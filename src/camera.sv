==> flow/design.v <==
module camera #(
    parameter int NUM_LANES = 2,
    parameter int ZERO_ACCUMULATOR_WIDTH = 2,
    parameter [1:0] VC = 2'b00,                 
    parameter [5:0] FS_DT = 6'h00,              
    parameter [5:0] FE_DT = 6'h01,              
    parameter [5:0] VIDEO_DT = 6'h2B            
) (
    input logic clock_p,
    input logic [NUM_LANES-1:0] data_p,
    output logic [1:0] virtual_channel,
    output logic [15:0] word_count,
    output logic interrupt,
    output logic [31:0] image_data,
    output logic [5:0] image_data_type,
    output logic image_data_enable,
    output logic frame_start,
    output logic frame_end,
    output logic line_start,
    output logic line_end,
    output logic generic_short_data_enable,
    output logic [15:0] generic_short_data,
    output logic valid_packet,
    output logic  vsync,
    output logic in_frame,
    output logic in_line,
    output payload_frame,
    output payload_enable
);
logic [NUM_LANES-1:0] reset = NUM_LANES'(0);
logic [8*NUM_LANES-1:0] data;                  
logic [NUM_LANES-1:0] enable;
wire video_data;
genvar i;
generate
    for (i = 0; i < NUM_LANES; i++)
    begin: lane_receivers
        d_phy_receiver #(.ZERO_ACCUMULATOR_WIDTH(ZERO_ACCUMULATOR_WIDTH)) d_phy_receiver (
            .clock_p(clock_p),
            .data_p(data_p[i]),
            .reset(reset[i]),
            .data(data[7+8*i:8*i]),
            .enable(enable[i])
        );
    end
endgenerate
logic [31:0] packet_header;
assign virtual_channel = packet_header[7:6];
logic [5:0] data_type;
assign data_type = packet_header[5:0];
assign image_data_type = data_type;
assign frame_start = data_type == 6'd0;
assign frame_end = data_type == 6'd1;
assign line_start = data_type == 6'd2;
assign line_end = data_type == 6'd3;
assign video_data = data_type == VIDEO_DT;
assign generic_short_data_enable = data_type >= 6'd8 && data_type <= 6'hF && reset[0];
assign generic_short_data = word_count;
wire expected_ecc,is_hdr;
assign is_hdr = image_data_enable;
csi_header_ecc ecc_i (
         .data(packet_header[23:0]),
         .ecc(expected_ecc)
        );
assign valid_packet = (virtual_channel == VC) && (frame_start || frame_end || video_data) && (header_ecc == expected_ecc);
assign word_count = {packet_header[23:8]};  
logic [7:0] header_ecc;
assign header_ecc = packet_header[31:24];
logic [2:0] header_index = 3'd0;
logic [16:0] word_counter = 17'd0;
logic [1:0] data_index = 2'd0;
logic already_triggered = 1'd0;
assign image_data_enable = data_type >= 6'h18 && data_type <= 6'h2F && data_index == 2'd0 && word_counter != 17'd0 && word_counter <= word_count && !already_triggered;
always_ff @(posedge clock_p) begin
    already_triggered = already_triggered ? enable == NUM_LANES'(0) : image_data_enable;
    if (frame_start)
          in_frame <= 1'b1;
    else if (frame_end)
          in_frame <= 1'b0;
    else if (line_start)
          in_line <= 1'b1;
    else if (line_end)
          in_line <= 1'b0;
    vsync <= (frame_start && valid_packet);
       payload_enable <= payload_frame && image_data_enable;
    end
assign interrupt = image_data_enable || (reset[0] && data_type <= 6'hF);
integer j;
always_ff @(posedge clock_p)
begin
    for (j = 0; j < NUM_LANES; j++)
    begin
        if (enable[j])  
        begin
            if (header_index < 3'd4)  
            begin
                packet_header[7+8*header_index:8*header_index] <= data[7+8*j:8*j];
                header_index = header_index + 1'd1;
            end
            else  
            begin
                if (data_type >= 6'h18 && data_type <= 6'h2F && word_counter < word_count)
                begin
                    image_data[7+8*data_index:8*data_index] <= data[7+8*j:8*j];   
                    data_index = data_index + 2'd1;  
                    payload_frame = 1'b1;
                end
                else
                begin
                  payload_frame = 1'b0;
                end
                word_counter = word_counter + 17'd1;
            end
        end
    end
    for (j = 0; j < NUM_LANES; j++)
    begin
        if (enable != NUM_LANES'(0))
        begin
            if (data_type <= 6'h0F && header_index + 3'(j) >= 3'd4 && !reset[j])  
            begin
                reset[j] <= 1'b1;
            end
            else if (header_index + 3'(j) >= 3'd4 && header_index + word_counter + 17'(j) >= 17'(word_count) + 17'd2 + 3'd4 && !reset[j])  
            begin
                reset[j] <= 1'b1;
            end
        end
    end
    if (reset[0])  
    begin
        header_index = 3'd0;
        word_counter = 17'd0;
        data_index = 2'd0;
        reset <= NUM_LANES'(0);
    end
end
endmodule
module d_phy_receiver #(
    parameter int ZERO_ACCUMULATOR_WIDTH = 3
) (
    input logic clock_p,
    input logic data_p,
    input logic reset,
    output logic [7:0] data,
    output logic enable
);
logic dataout_h = 1'd0, dataout_l = 1'd0;
always_ff @(posedge clock_p) dataout_h <= data_p;
always_ff @(negedge clock_p) dataout_l <= data_p;
logic [8:0] internal_data = 9'd0;
always_ff @(posedge clock_p)
    internal_data <= {dataout_l, dataout_h, internal_data[8:2]};  
localparam bit [1:0] STATE_UNKNOWN = 2'd0;
localparam bit [1:0] STATE_SYNC_IN_PHASE = 2'd1;
localparam bit [1:0] STATE_SYNC_OUT_OF_PHASE = 2'd2;
logic [1:0] state = STATE_UNKNOWN;
assign data = state == STATE_SYNC_IN_PHASE ? internal_data[7:0] : state == STATE_SYNC_OUT_OF_PHASE ? internal_data[8:1] : 8'dx;
logic [1:0] counter = 2'd0;
assign enable = state != STATE_UNKNOWN && counter == 2'd0;
logic [ZERO_ACCUMULATOR_WIDTH-1:0] zero_accumulator = ZERO_ACCUMULATOR_WIDTH'(0);
always_ff @(posedge clock_p)
begin
    if (internal_data[1] || internal_data[0])
        zero_accumulator <= ZERO_ACCUMULATOR_WIDTH'(0);
    else if (zero_accumulator + 1'd1 == ZERO_ACCUMULATOR_WIDTH'(0))
        zero_accumulator <= zero_accumulator;
    else
        zero_accumulator <= zero_accumulator + 1'd1;
end
always_ff @(posedge clock_p)
begin
    if (reset)
    begin
        state <= STATE_UNKNOWN;
        counter <= 2'dx;
    end
    else
    begin
        if (state == STATE_UNKNOWN)
        begin
            if (internal_data == 9'b101110000 && zero_accumulator + 1'd1 == ZERO_ACCUMULATOR_WIDTH'(0))
            begin
                state <= STATE_SYNC_OUT_OF_PHASE;
                counter <= 2'd3;
            end
            else if (internal_data[7:0] == 8'b10111000 && zero_accumulator + 1'd1 == ZERO_ACCUMULATOR_WIDTH'(0))
            begin
                state <= STATE_SYNC_IN_PHASE;
                counter <= 2'd3;
            end
            else
            begin
                state <= STATE_UNKNOWN;
                counter <= 2'dx;
            end
        end
        else
        begin
            state <= state;
            counter <= counter - 2'd1;
        end
    end
end
endmodule
 module csi_header_ecc (
	 input [23:0] data,
	 output [7:0] ecc
);
	assign ecc[7:6] = 2'b00;
	assign ecc[5] = data[10] ^ data[11] ^ data[12] ^ data[13] ^ data[14] ^ data[15] ^ data[16] ^ data[17] ^ data[18] ^ data[19] ^ data[21] ^ data[22] ^ data[23];
	assign ecc[4] = data[4] ^ data[5] ^ data[6] ^ data[7] ^ data[8] ^ data[9] ^ data[16] ^ data[17] ^ data[18] ^ data[19] ^ data[20] ^ data[22] ^ data[23];
	assign ecc[3] = data[1] ^ data[2] ^ data[3] ^ data[7] ^ data[8] ^ data[9] ^ data[13] ^ data[14] ^ data[15] ^ data[19] ^ data[20] ^ data[21] ^ data[23];
	assign ecc[2] = data[0] ^ data[2] ^ data[3] ^ data[5] ^ data[6] ^ data[9] ^ data[11] ^ data[12] ^ data[15] ^ data[18] ^ data[20] ^ data[21] ^ data[22];
	assign ecc[1] = data[0] ^ data[1] ^ data[3] ^ data[4] ^ data[6] ^ data[8] ^ data[10] ^ data[12] ^ data[14] ^ data[17] ^ data[20] ^ data[21] ^ data[22] ^ data[23];
	assign ecc[0] = data[0] ^ data[1] ^ data[2] ^ data[4] ^ data[5] ^ data[7] ^ data[10] ^ data[11] ^ data[13] ^ data[16] ^ data[20] ^ data[21] ^ data[22] ^ data[23];
endmodule
Reports on camera:

The steps from the RTL of camera to its reports follow in flow order.
Line numbers count from 1 in the design file above.
Operators carry their Yosys type and port widths (W data, S select, Z words).
Cell names lack the library's common part.
The mark n/a stands for no value.

* top: camera
* clock: clock_p
* cell library: sky130hd
* timing corner: tt_025C_1v80

Elaborated design:

Source: Yosys, flattened and elaborated, memories not mapped. Widths are those after wreduce. Registers that Yosys merges into a memory's read port (data or address) are not register bits. Print and check cells do not count.

* add/subtract/negate cells: 19
* order comparisons: 13
* equality and inequality tests: 13
* shift-type cells: 8
* multiplexer cells: 52
* bitwise operators: 28
* reduce/logical cells: 55

Operator list (count)
* $mux W32: 10
* $shift A8 B33 Y32: 4
* $shift A8 B33 Y32 const A: 4
* $and A32 B32 Y32: 4
* $or A32 B32 Y32: 4
* $not A32 Y32: 4
* $mux W17: 4
* $neg A5 Y33: 2
* $neg A6 Y33: 2
* $add A17 B1 Y17 const B: 3
* $lt A17 B16 Y1: 2
* $ge A17 B17 Y1: 2
* $mux W2: 16
* $mux W8: 4
* $logic_and A1 B1 Y1: 28
* $logic_not A2 Y1: 9
* $eq A9 B9 Y1 const B: 2
* $add A16 B2 Y17 const B: 1
* $le A17 B16 Y1: 1
* $add A17 B3 Y17 const B: 1
* $reduce_bool A17 Y1: 1
* $add A3 B17 Y17: 1
* $eq A8 B8 Y1 const B: 2
* $mux W1: 14
* $xor A1 B1 Y1: 13
* $eq A6 B2 Y1 const B: 2
* $mux W3: 4
* $reduce_bool A2 Y1: 5

Not listed: further kinds 21, cells in them 39.

* register bits after elaboration: 128
* bits of input ports: 3
* output and inout bits: 85
* cells after elaboration: 213

Logic depth:

Longest topological path by Yosys (ltp), each cell counted once; first at word level (registers and memories cut), then after technology mapping (sequential cells cut; the memories' decode and read muxes count).

* depth after elaboration: 16
* ABC_AREA: 0
* depth in mapped cells: 27
* mapped depth without buffers: 27

Mapped cells and area:

Yosys stat after the flow's synthesis: flattened, memories mapped to cells. It holds for the ABC_AREA given above (unset counts as 0); a run with the other value may have another netlist.

* cell count: 1087
* mapped area: 9330.2 um^2
* sequential area: 2572.5 um^2
* mapped flip-flops: 128
* buffer cells: 52

Cells by type
* dfxtp_1: count 127, total area 2.54E+03 um^2
* ha_1: count 100, total area 1251.2 um^2
* xnor2_1: count 69, total area 604.33 um^2
* o21ai_0: count 64, total area 320.307 um^2
* inv_1: count 82, total area 307.795 um^2
* mux2i_1: count 29, total area 290.278 um^2
* a22o_1: count 32, total area 280.269 um^2
* nor2_1: count 73, total area 274.013 um^2
* o21a_1: count 30, total area 225.216 um^2
* nor4_1: count 35, total area 218.96 um^2
* nand2_1: count 55, total area 206.448 um^2
* nand3_1: count 38, total area 190.182 um^2
* and2_1: count 23, total area 143.888 um^2
* buf_4: count 17, total area 127.622 um^2
* a31oi_1: count 20, total area 125.12 um^2
* nor3_1: count 25, total area 125.12 um^2
* xor2_1: count 14, total area 122.618 um^2
* a22oi_1: count 16, total area 120.115 um^2

Other cell types: 61; their cells: 238.
By module: a second synthesis without flattening, with its own total; a netlist apart from the flattened one above.

* cells (unflattened synthesis): 1061
* area total of the unflattened synthesis: 9556.7 um^2

Rows give one instance, submodules left out.

By module
* camera: instances 1, cells 925, area 7830.0 um^2, seq. area 1891.8 um^2
* d_phy_receiver (ZERO_ACCUMULATOR_WIDTH=2): instances 2, cells 47, area 599.3 um^2, seq. area 340.3 um^2
* csi_header_ecc: instances 1, cells 42, area 528.0 um^2, seq. area 0.0 um^2

Ticket comment

Stored flow runs of camera (2 of them; Yosys, OpenROAD, sky130hd). They differ in their settings and are not a sequence. Constraints: input delay and output delay 20% of the set period each, output load 0.01 pF.
"total design power": no workload was simulated; the value follows from the tool's default switching activity.

### Entry A

Settings: `period_ns=9.97`, `CORE_UTILIZATION=60`, `SETUP_SLACK_MARGIN=0.45`, `PLACE_DENSITY_LB_ADDON=0.06`, `CORE_ASPECT_RATIO=0.69`, `CORE_MARGIN=3`, `CELL_PAD_IN_SITES_GLOBAL_PLACEMENT=0`, `MAX_ROUTING_LAYER=met4`, `CAP_MARGIN=20`, `SLEW_MARGIN=20`

- Utilization in the final report: 71.5%
- Worst hold slack in the final report: 0.326 ns
- Setup slack of the worst path: 2.869 ns
- Die footprint: 17,108.4 um^2
- Mapped cell area after synthesis: 9,330.2 um^2
- Total design power: 0.001148 W

### Entry B

Settings: `period_ns=4.07`, `CORE_UTILIZATION=70`, `SETUP_SLACK_MARGIN=1.01`, `PLACE_DENSITY=0.57`, `CORE_ASPECT_RATIO=1.04`, `TNS_END_PERCENT=20`, `GPL_TIMING_DRIVEN=1`, `CTS_CLUSTER_SIZE=46`, `CTS_CLUSTER_DIAMETER=376`, `SLEW_MARGIN=20`, `MAX_ROUTING_LAYER=met4`, `CAP_MARGIN=20`, `CORE_MARGIN=2`

Incomplete, routing halted on GRT-0116.
